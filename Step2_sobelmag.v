==> flow/design.v <==
module sobelmag(input clk, input [7:0]p0,p1,p2,p3,p5,p6,p7,p8, output reg [7:0]magval);
reg [10:0]xval,yval;
reg [9:0]trval;
reg [10:0]sum1,sum2,sum3,sum4,p33,p55,p11,p77;
initial begin xval=11'b00000000000; yval=11'b00000000000; end
always@(posedge clk) begin 
magval=8'bxxxxxxxx;
p33=p3<<1;
p55<=p5<<1;
sum1=p0+p33+p6;
sum2<=p2+p55+p8;
p11=p1<<1;
p77<=p7<<1;
sum3=p0+p11+p2;
sum4<=p6+p77+p8;
xval=sum2-sum1;
yval<=sum4-sum3;
if(xval[10]==1'b1) begin 
xval=~xval;
xval=xval+1'b1;
end
if(yval[10]==1'b1) begin 
yval=~yval;
yval=yval+1'b1;
end
trval=xval[9:0]+yval[9:0];
magval <= trval[9:2];  
end                   
endmodule
Reports on sobelmag
What the tools print for sobelmag, step after step.
Lines are those of the file above, counted from 1.
Operators carry their Yosys type and port widths (W data, S select, Z words).
Cell names lack the library's common part.
{ "design": {"top_module": "sobelmag", "clock": "clk", "cell_library": "sky130hd", "lib_corner": "tt_025C_1v80"} }

Elaborated design
Source: Yosys, flattened and elaborated, memories not mapped. Widths are those after wreduce; folded enables and synchronous resets count as part of the registers. Registers that Yosys merges into a memory's read port (data or address) are not register bits. Print and check cells do not count. Equal cells are merged and count once.
{ "word_totals": {"ff_bits": 38, "wordCells": 17} }
{ "op_classes": {"logic": 2, "n_mux": 2, "addsub": 8} }
{ "ops": {"columns": ["operator", "n"], "rows": [
  ["$add A10 B8 Y11", 2],
  ["$add A8 B9 Y10", 2],
  ["$mux W10", 2],
  ["$add A11 B1 Y11 const B", 1],
  ["$sub A11 B11 Y11", 1],
  ["$not A11 Y11", 1],
  ["$add A10 B1 Y10 const B", 1],
  ["$add A10 B10 Y10", 1],
  ["$not A10 Y10", 1]
]} }

Longest topological paths
Longest topological path by Yosys (ltp), each cell counted once; first at word level (registers and memories cut), then after technology mapping (sequential cells cut; the memories' decode and read muxes count).
{ "depth": {"ltp_word": 7, "abc_area": 0, "ltp_mapped": 20} }

Synthesis result
Source: synth_stat.txt of the flow (Yosys; design flattened, memories mapped). It holds for the ABC_AREA given above (unset counts as 0); a run with the other value may have another netlist.
{ "synth_totals": {"flip_flops": 34, "cell_count": 286, "buffers": 1, "synth_area_um2": 2655.0, "seq_area_um2": 680.7} }
{ "types": {"columns": ["cell", "n"], "rows": [
  ["dfxtp_1", 34],
  ["fa_1", 24],
  ["ha_1", 29],
  ["inv_1", 65],
  ["xnor2_1", 23],
  ["o21ai_0", 14],
  ["a21o_1", 9],
  ["xor2_1", 7],
  ["nand2_1", 16],
  ["a21oi_1", 9],
  ["nor2_1", 12],
  ["nand2b_1", 6],
  ["xnor2_2", 2],
  ["o21a_1", 4],
  ["nor3_1", 4],
  ["o21ai_4", 1],
  ["nand3_1", 3],
  ["o31ai_1", 2]
]} }
Other cell types: 20; their cells: 22.

Timing after synthesis
OpenSTA on the mapped netlist: ideal clock, no wires. The path of least setup slack (recovery checks aside). Input and output delay are each 20% of the period. Register names are those of the netlist, which keeps one name where synthesis merged equal registers.
{ "synth_path": {"kind": "input to register", "startpoint": "in p0[7]", "endpoint": "reg magval[7]", "launch_ns": 1.088, "stages": 19, "in_delay_ns": 1.088, "arrival_time_ns": 4.901, "setup_slack_ns": 0.408, "setup_time_ns": 0.131, "period_ns": 5.44, "path_delay_ns": 3.944, "period_less_setup_slack_ns": 5.032} }
"path_delay_ns" = arrival - input delay + setup time.
"stages": output pins that drive a net of the path, with the launching flip-flop's if there is one; two outputs of one cell count as two.
"period_less_setup_slack_ns" is the clock period less the worst setup slack; recovery checks do not enter. This is arithmetic on one report: input and output delays are still those of the set period (20% each).
The rows between start and end are the longest chain of elaborated cells between them; the timing report does not say that the signal goes this way. Where chains are equally long, one stands for them.
A line is the first line of the expression or statement that the cell stems from. Yosys adds cells for indexed reads and writes and turns some case tables into memories.
{ "synth_between": {"path_cell_list": "inv_1 fa_1 inv_1 fa_1 inv_1 ha_1 a21o_1 o21ai_0 a31oi_1 o21a_1 nor2_1 o21ai_0 xnor2_1 ha_1 a21oi_1 o21ai_0 o41ai_1 xnor2_1 xor2_1", "elab_chain_cells": 7, "cone_cells": 7, "cone_lines": 6, "cone_classes": "5 x add/sub; 1 x mux; 1 x logic"} }
{ "synth_lines": {"columns": ["element", "line_no", "rtl"], "rows": [
  ["start, declared", 1, "module sobelmag(input clk, input [7:0]p0,p1,p2,p3,p5,p6,p7,p8, output reg [7:0]magval);"],
  ["$add A8 B9 Y10", 10, "sum1=p0+p33+p6;"],
  ["$add A10 B8 Y11", 10, null],
  ["$sub A11 B11 Y11", 16, "xval=sum2-sum1;"],
  ["$not A10 Y10", 19, "xval=~xval;"],
  ["$add A10 B1 Y10", 20, "xval=xval+1'b1;"],
  ["$mux W10", 18, "if(xval[10]==1'b1) begin"],
  ["$add A10 B10 Y10", 26, "trval=xval[9:0]+yval[9:0];"],
  ["end, assigned", 7, "magval=8'bxxxxxxxx;"],
  ["end, assigned", 27, "magval <= trval[9:2];"],
  ["end, declared", 1, null]
]} }

Timing after layout
From the final timing report of flow run A: the path of least setup slack in the routed layout; clock arrival at registers is part of the times.
{ "layout_path": {"kind": "input to register", "startpoint": "in p6[4]", "endpoint": "reg magval[7]", "setup_time_ns": 0.07, "stages": 20, "period_ns": 4.56, "in_delay_ns": 0.91, "setup_slack_ns": -0.05, "launch_ns": 0.91, "arrival_time_ns": 4.83} }
The rows between start and end are the longest chain of elaborated cells between them; the timing report does not say that the signal goes this way. Where chains are equally long, one stands for them.
{ "layout_between": {"path_cell_list": "clkdlybuf4s15_1 inv_2 fa_1 inv_1 fa_1 inv_2 ha_4 inv_2 a2111o_1 a31oi_2 o21a_1 nor2_4 o21ai_2 xnor2_1 ha_1 a21oi_2 o21ai_2 o41ai_2 xnor2_1 xor2_1", "elab_chain_cells": 6, "cone_cells": 6, "cone_lines": 6, "cone_classes": "4 x add/sub; 1 x mux; 1 x logic"} }
{ "layout_lines": {"columns": ["element", "line_no", "rtl"], "rows": [
  ["start, declared", 1, "module sobelmag(input clk, input [7:0]p0,p1,p2,p3,p5,p6,p7,p8, output reg [7:0]magval);"],
  ["$add A10 B8 Y11", 10, "sum1=p0+p33+p6;"],
  ["$sub A11 B11 Y11", 16, "xval=sum2-sum1;"],
  ["$not A10 Y10", 19, "xval=~xval;"],
  ["$add A10 B1 Y10", 20, "xval=xval+1'b1;"],
  ["$mux W10", 18, "if(xval[10]==1'b1) begin"],
  ["$add A10 B10 Y10", 26, "trval=xval[9:0]+yval[9:0];"],
  ["end, assigned", 7, "magval=8'bxxxxxxxx;"],
  ["end, assigned", 27, "magval <= trval[9:2];"],
  ["end, declared", 1, null]
]} }

Subject: flow runs of sobelmag

Hi,

sobelmag through Yosys and OpenROAD on sky130hd: 2 stored runs, unordered, with their settings and measured results. The constraints put input and output delay at 20% of the set period each and load the outputs with 0.01 pF.
"worst setup path time (ns)" means the part of the period allowed to the worst setup path (the constraints hold back 20% at inputs and 20% at outputs) less its slack; where the path has registers, the arrival times of their clocks count too.
"finish__power__total" is the tool's figure for a default switching activity; nothing was simulated.

settings of flow run A
{
  "period_ns": 4.56,
  "CORE_UTILIZATION": 18,
  "SETUP_SLACK_MARGIN": 0.24,
  "PLACE_DENSITY_LB_ADDON": 0.09,
  "CORE_ASPECT_RATIO": 0.93,
  "CELL_PAD_IN_SITES_GLOBAL_PLACEMENT": 3,
  "ABC_AREA": 0,
  "CTS_CLUSTER_DIAMETER": 83,
  "CAP_MARGIN": 5,
  "SLEW_MARGIN": 40,
  "MIN_ROUTING_LAYER": "met1",
  "MAX_ROUTING_LAYER": "met4",
  "CORE_MARGIN": 2
}
report of flow run A
yosys chip area after synthesis (um^2): 2655.0
finish__design__die__area: 15738.3
finish__design__instance__area__stdcell: 4166.5
finish__timing__setup__ws: -0.052
finish__timing__hold__ws: 0.375
finish__power__total: 3.400e-03
worst setup path time (ns): 3.70
worst setup path kind: input to register

settings of flow run B
{
  "period_ns": 5.75,
  "CORE_UTILIZATION": 23,
  "PLACE_DENSITY": 0.79,
  "CORE_ASPECT_RATIO": 0.55,
  "CORE_MARGIN": 3,
  "GPL_TIMING_DRIVEN": 1,
  "CTS_CLUSTER_SIZE": 52,
  "MIN_ROUTING_LAYER": "met1",
  "CAP_MARGIN": 20,
  "SLEW_MARGIN": 20
}
report of flow run B
yosys chip area after synthesis (um^2): 2655.0
finish__design__die__area: 12927.0
finish__design__instance__area__stdcell: 3698.6
finish__timing__setup__ws: 0.326
finish__timing__hold__ws: 0.382
finish__power__total: 2.170e-03
worst setup path time (ns): 4.27
worst setup path kind: input to register

Regards
